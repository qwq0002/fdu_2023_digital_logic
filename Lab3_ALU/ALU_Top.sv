==> flow/design.v <==
module ALU( 
    input logic [3:0] a, b,
    input logic [2:0] alusel,    
    input logic cin,
    output logic [3:0] y,
    output logic cout);
    logic [4:0] temp; 
    always_comb
    begin
        temp=5'b00000;
        cout=0;
        case(alusel)    
            3'b000: y=~a;        
            3'b010: y=a&b;       
            3'b100: y=a|b;       
            3'b110: y=a^b;        
            3'b001: 
                begin
                    temp={1'b0,a}+{1'b0,b}+cin;
                    cout=temp[4];
                    y=temp[3:0];
                end      
            3'b011: 
                begin
                    temp={1'b0,a}-{1'b0,b}-cin;
                    cout=temp[4];                    
                    y=temp[3:0];
                end      
            default:y=4'b0000;
        endcase
    end
endmodule
module ALU_Top(
    input logic CLK100MHZ,
    input logic [15:0] SW,
    input logic BTNC,
    output logic DP,
    output logic [7:0] AN,
    output logic [6:0] A2G);
    logic [2:0] alusel;
    logic [3:0] a, b, y;
    logic cin, cout;
    logic [39:0] x;      
    assign alusel = SW[15:13];   
    assign a=SW[12:9];           
    assign b=SW[8:5];            
    assign cin=SW[4];            
    ALU alu(a,b,alusel,cin,y,cout);
    logic [4:0] ADD, SUB, EQU, OFF;
    assign ADD=5'b10000;
    assign SUB=5'b10001;
    assign EQU=5'b10010;
    assign OFF=5'b10011;
    always_comb
        case(alusel)    
            3'b000: x={{1'b0,a},{4{OFF}},EQU,OFF,{1'b0,y}};        
            3'b010: x={{1'b0,a},OFF,{1'b0,b},OFF,OFF,EQU,OFF,{1'b0,y}};       
            3'b100: x={{1'b0,a},OFF,{1'b0,b},OFF,OFF,EQU,OFF,{1'b0,y}};        
            3'b110: x={{1'b0,a},OFF,{1'b0,b},OFF,OFF,EQU,OFF,{1'b0,y}};       
            3'b001: x={{1'b0,a},ADD,{1'b0,b},ADD,{4'b0,cin},EQU,{4'b0,cout},{1'b0,y}};       
            3'b011: x={{1'b0,a},SUB,{1'b0,b},SUB,{4'b0,cin},EQU,{4'b0,cout},{1'b0,y}};       
            default:x={8{OFF}};
        endcase
    mux7seg x7(x,CLK100MHZ,BTNC,DP,AN,A2G);
endmodule
module hex7seg( 
    input logic [4:0] data,      
    output logic [6:0] a2g);
    always_comb
        case(data)
                'h0: a2g = 7'b0000001;
                'h1: a2g = 7'b1001111;
                'h2: a2g = 7'b0010010;
                'h3: a2g = 7'b0000110;
                'h4: a2g = 7'b1001100;
                'h5: a2g = 7'b0100100;
                'h6: a2g = 7'b0100000;
                'h7: a2g = 7'b0001111;
                'h8: a2g = 7'b0000000;   
                'h9: a2g = 7'b0000100;
                'hA: a2g = 7'b0001000;
                'hB: a2g = 7'b1100000;
                'hC: a2g = 7'b0110001;
                'hD: a2g = 7'b1000010;
                'hE: a2g = 7'b0110000;
                'hF: a2g = 7'b0111000;
                'h10: a2g = 7'b1001110;      
                'h11: a2g = 7'b1111110;      
                'h12: a2g = 7'b1110110;      
                'h13: a2g = 7'b1111111;      
            default: a2g = 7'b1111111;       
        endcase          
endmodule
module mux7seg( 
    input logic [39:0] x,
    input logic clk,
    input logic clr,     
    output logic dp,
    output logic [7:0] an,    
    output logic [6:0] a2g );
    logic [2:0] s;  
    logic [4:0] digit;
    logic [20:0] clkdiv; 
    assign dp = 1;        
    assign s = clkdiv[20:18];
    always_comb
        case(s)
            0: digit = x[4:0]; 
            1: digit = x[9:5];
            2: digit = x[14:10];
            3: digit = x[19:15];
            4: digit = x[24:20];
            5: digit = x[29:25];
            6: digit = x[34:30];
            7: digit = x[39:35];
            default: digit = 5'b0;
        endcase
    always_comb
        case(s)
           0: an = 8'b1111_1110;
           1: an = 8'b1111_1101;
           2: an = 8'b1111_1011;
           3: an = 8'b1111_0111;
           4: an = 8'b1110_1111;
           5: an = 8'b1101_1111;
           6: an = 8'b1011_1111;
           7: an = 8'b0111_1111;
           default: an = 8'b1111_1111;    
        endcase
    always @(posedge clk, posedge clr)
        if(clr == 1) clkdiv <= 0;
        else         clkdiv <= clkdiv + 1;
    hex7seg s7(.data(digit),.a2g(a2g) );
endmodule
## Tool chain data of ALU_Top

What the tools print for ALU_Top, step after step.
Line numbers count from 1 in the design file above.
Cell names lack the library's common part.
A cell with n/a has no value.

| inputs | value |
|---|---|
| top | ALU_Top |
| clock | CLK100MHZ |
| cell library | sky130hd |
| timing corner | tt_025C_1v80 |

## After elaboration

Counts by Yosys on the flattened word-level netlist (proc, flatten, opt, wreduce; memories kept). Register bits leave out memories and registers merged into their read ports (data or address); mux counts leave out enables and synchronous resets folded into registers. Print and check cells are left out. Cells with the same type and inputs are merged into one.
Memory sizes are those after Yosys's memory passes, which may raise the word count (mostly to a power of two), join words into wider ones and drop unused or constant bits.

| cells by class | value |
|---|---|
| multiplexer cells | 4 |
| bitwise logic cells | 4 |
| reductions and logical operators | 3 |
| equality and inequality tests | 12 |
| add/sub/neg operators | 5 |

Operator list:

| cell | number |
|---|---|
| case mux 40 bit (select 4 bit) | 1 |
| case mux 5 bit (select 8 bit) | 1 |
| adder 21 x 1 -> 21 bit (second input constant) | 1 |
| case mux 4 bit (select 5 bit) | 1 |
| equality test 3 bit (second input constant) | 6 |
| equality test 3 x 2 -> 1 bit (second input constant) | 4 |
| equality test 3 x 1 -> 1 bit (second input constant) | 2 |
| logical NOT 3 bit | 2 |
| adder 4 x 4 -> 5 bit | 1 |
| subtractor 4 x 4 -> 5 bit | 1 |
| adder 5 x 1 -> 5 bit | 1 |
| subtractor 5 x 1 -> 5 bit | 1 |
| AND 4 bit | 1 |
| bitwise OR 4 bit | 1 |
| bitwise XOR 4 bit | 1 |
| NOT 4 bit | 1 |
| OR reduction 3 bit | 1 |
| 2-to-1 mux 1 bit | 1 |

| bit counts | value |
|---|---|
| bits in read-only memories | 288 |
| word-level cells | 31 |
| memories | 2 |
| register bits | 21 |

Memories:

| memory | words | width | rd ports | write ports | RTL line | RTL |
|---|---|---|---|---|---|---|
| (name not given) | 32 | 7 | 1 | 0 | 70 | `case(data)` |
| (name not given) | 8 | 8 | 1 | 0 | 119 | `case(s)` |

## Longest topological paths

Depth = most cells in a row (Yosys ltp): at word level without a register or memory, in the mapped netlist without a sequential cell, where the memories' decode and read muxes count.

| depth | value |
|---|---|
| depth in word-level cells | 5 |
| ABC_AREA | 0 |
| gate-level depth with buffers | 16 |
| depth with buffers taken out | 16 |

## After synthesis

Source: synth_stat.txt of the flow (Yosys; design flattened, memories mapped). It holds for the ABC_AREA given above (unset counts as 0); a run with the other value may have another netlist.

Cells by type:

| cell | number | area in all (sq um) |
|---|---|---|
| dfrtp_1 | 21 | 525.504 |
| ha_1 | 21 | 262.752 |
| xnor2_1 | 18 | 157.651 |
| nand2_1 | 27 | 101.347 |
| fa_1 | 4 | 80.077 |
| nor2_1 | 21 | 78.826 |
| inv_1 | 20 | 75.072 |
| mux2i_1 | 5 | 50.048 |
| nor2b_1 | 8 | 50.048 |
| o21ai_0 | 9 | 45.043 |
| nand4_1 | 6 | 37.536 |
| o211ai_1 | 5 | 37.536 |
| a21oi_1 | 7 | 35.034 |
| nand3_1 | 7 | 35.034 |
| xor2_1 | 4 | 35.034 |
| and3_1 | 5 | 31.28 |
| a311oi_4 | 1 | 26.275 |
| and2_1 | 4 | 25.024 |

Other cell types: 41; their cells: 64.

| mapped netlist | value |
|---|---|
| buffers | 9 |
| flip-flop cells | 21 |
| mapped cells | 257 |
| synthesis area | 0.0021696 sq mm |

The figures by module come from a second, unflattened synthesis with its own total; it is not the netlist above.

| second synthesis, totals | value |
|---|---|
| cell total of the unflattened synthesis | 289 |
| area total of the unflattened synthesis | 0.0024724 sq mm |

Each row is one instance without its submodules.

Modules:

| module | cells | area (sq mm) | instances |
|---|---|---|---|
| mux7seg | 139 | 0.0013338 | 1 |
| ALU | 78 | 0.0006481 | 1 |
| hex7seg | 48 | 0.0003491 | 1 |
| ALU_Top | 24 | 0.0001414 | 1 |

## Timing after synthesis

OpenSTA on the mapped netlist: ideal clock, no wires. The path of least setup slack (recovery checks aside). Input and output delay are each 20% of the period. Register names are those of the netlist, which keeps one name where synthesis merged equal registers.

| timing path post-synthesis | value |
|---|---|
| path kind | input to output |
| from | in SW[4] |
| to | out A2G[1] |
| clock period | 5990 ps |
| arrival | 4213 ps |
| output delay | 1198 ps |
| time at the first pin | 1198 ps |
| data required time | 4792 ps |
| stages on the path | 16 |
| path delay | 3015 ps |
| slack | 579 ps |
| input delay | 1198 ps |
| period reached after synthesis | 5411 ps |

"path delay" = arrival - input delay + setup time.
A path that ends at an output port has no setup time.
"stages on the path": output pins that drive a net of the path, with the launching flip-flop's if there is one; two outputs of one cell count as two.
"period reached after synthesis" is the clock period less the worst setup slack; recovery checks do not enter. This is arithmetic on one report: input and output delays are still those of the set period (20% each).
Between the ends stands the longest chain of elaborated cells between them, by number of cells; it is not shown to be the way that was timed. Of several equally long chains one is given.
A line is the first line of the expression or statement that the cell stems from. Yosys adds cells for indexed reads and writes and turns some case tables into memories.
The chain passes a memory read, where the word-level depth is cut; so it can be longer than that depth.

| between the ends, post-synthesis | value |
|---|---|
| cell sequence | inv_1 -> fa_1 -> inv_1 -> ha_1 -> nor2_1 -> fa_1 -> nand2b_1 -> a21oi_1 -> xnor2_1 -> a31oi_1 -> o31ai_1 -> inv_1 -> ha_1 -> nand2_1 -> o21ai_0 -> a221o_1 |
| cells in the longest elaborated chain | 5 |
| elaborated cells between the ends (all ways) | 7 |
| RTL lines with such cells | 6 |

RTL lines, path post-synthesis:

| element | RTL line | RTL |
|---|---|---|
| start: declaration | 35 | `input logic [15:0] SW,` |
| adder 5 x 1 -> 5 bit | 19 | `temp={1'b0,a}+{1'b0,b}+cin;` |
| 2-to-1 mux 1 bit | 12 | `case(alusel)` |
| case mux 40 bit (select 4 bit) | 55 | `case(alusel)` |
| case mux 5 bit (select 8 bit) | 107 | `case(s)` |
| memory read (32 x 7 bit) | 70 | `case(data)` |
| end: declaration | 39 | `output logic [6:0] A2G);` |

## Worst path after layout

From the final timing report of flow run A: the path of least setup slack in the routed layout; clock arrival at registers is part of the times.
The report prints the path's times to 10 ps; the period is as set.

| timing path post-layout | value |
|---|---|
| path kind | input to output |
| from | in SW[9] |
| to | out A2G[5] |
| output delay | 990 ps |
| arrival | 4050 ps |
| clock period | 4970 ps |
| time at the first pin | 990 ps |
| data required time | 3980 ps |
| input delay | 990 ps |
| stages on the path | 18 |
| slack | -70 ps |

Between the ends stands the longest chain of elaborated cells between them, by number of cells; it is not shown to be the way that was timed. Of several equally long chains one is given.
The chain passes a memory read, where the word-level depth is cut; so it can be longer than that depth.

| between the ends, post-layout | value |
|---|---|
| cell sequence | buf_8 -> inv_6 -> fa_2 -> inv_2 -> ha_4 -> nor2_4 -> fa_2 -> nand2b_1 -> a21oi_2 -> xnor2_1 -> a31oi_2 -> o31ai_4 -> buf_6 -> buf_6 -> buf_6 -> mux2i_2 -> o21ai_1 -> buf_2 |
| cells in the longest elaborated chain | 6 |
| elaborated cells between the ends (all ways) | 13 |
| RTL lines with such cells | 10 |

RTL lines, path post-layout:

| element | RTL line | RTL |
|---|---|---|
| start: declaration | 35 | `input logic [15:0] SW,` |
| adder 4 x 4 -> 5 bit | 19 | `temp={1'b0,a}+{1'b0,b}+cin;` |
| adder 5 x 1 -> 5 bit | 19 |  |
| 2-to-1 mux 1 bit | 12 | `case(alusel)` |
| case mux 40 bit (select 4 bit) | 55 | `case(alusel)` |
| case mux 5 bit (select 8 bit) | 107 | `case(s)` |
| memory read (32 x 7 bit) | 70 | `case(data)` |
| end: declaration | 39 | `output logic [6:0] A2G);` |

Lab notebook: ALU_Top

Settings and measured results of 2 stored flow runs for module ALU_Top (sky130hd), not sorted in any way. The constraints put input and output delay at 20% of the set period each and load the outputs with 0.01 pF.
By "clock period achieved" is meant the clock period of the run minus its worst setup slack. This is arithmetic on one report: input and output delays are still those of the set period (20% each).
"worst setup path time" means the part of the period allowed to the worst setup path (the constraints hold back 20% at inputs and 20% at outputs) less its slack; where the path has registers, the arrival times of their clocks count too.
By "total power after layout" is meant OpenSTA's value without simulated activity: inputs other than the clock are taken to toggle once in ten clock periods, and the tool carries that through the logic.
"worst setup path time" is known to 10 ps.
Settings: - = not set for that run.

| stored run | period_ns | CORE_UTILIZATION | SETUP_SLACK_MARGIN | PLACE_DENSITY | CORE_ASPECT_RATIO | CORE_MARGIN | GPL_TIMING_DRIVEN | CTS_CLUSTER_SIZE | CTS_CLUSTER_DIAMETER | CAP_MARGIN | MAX_ROUTING_LAYER | SLEW_MARGIN | PLACE_DENSITY_LB_ADDON | CELL_PAD_IN_SITES_GLOBAL_PLACEMENT | TNS_END_PERCENT | GPL_ROUTABILITY_DRIVEN | die area (sq mm) | netlist area reported by Yosys (sq mm) | total power after layout (µW) | worst setup path time (ps) | critical path type | summed negative setup slack (ps) | setup slack of the worst path (ps) | std-cell area (final layout) (sq mm) | worst hold slack in the final report (ps) | clock period achieved (ps) | utilization of the finished layout (%) |
|---|---|---|---|---|---|---|---|---|---|---|---|---|---|---|---|---|---|---|---|---|---|---|---|---|---|---|---|
| flow run A | 4.97 | 60 | 0.89 | 0.47 | 0.75 | 4 | 0 | 95 | 359 | 0 | met5 | 20 | - | - | - | - | 0.0046519 | 0.0021696 | 537.3 | 3060 | input to output | -240 | -73 | 0.0028803 | 474 | 5043 | 85.3 |
| flow run B | 6.3 | 39 | - | - | 1.55 | 2 | - | - | - | 20 | - | 20 | 0.12 | 2 | 30 | 1 | 0.00619 | 0.0021696 | 375.1 | 3750 | input to output | 0 | 29 | 0.0026613 | 469 | 6271 | 50.0 |
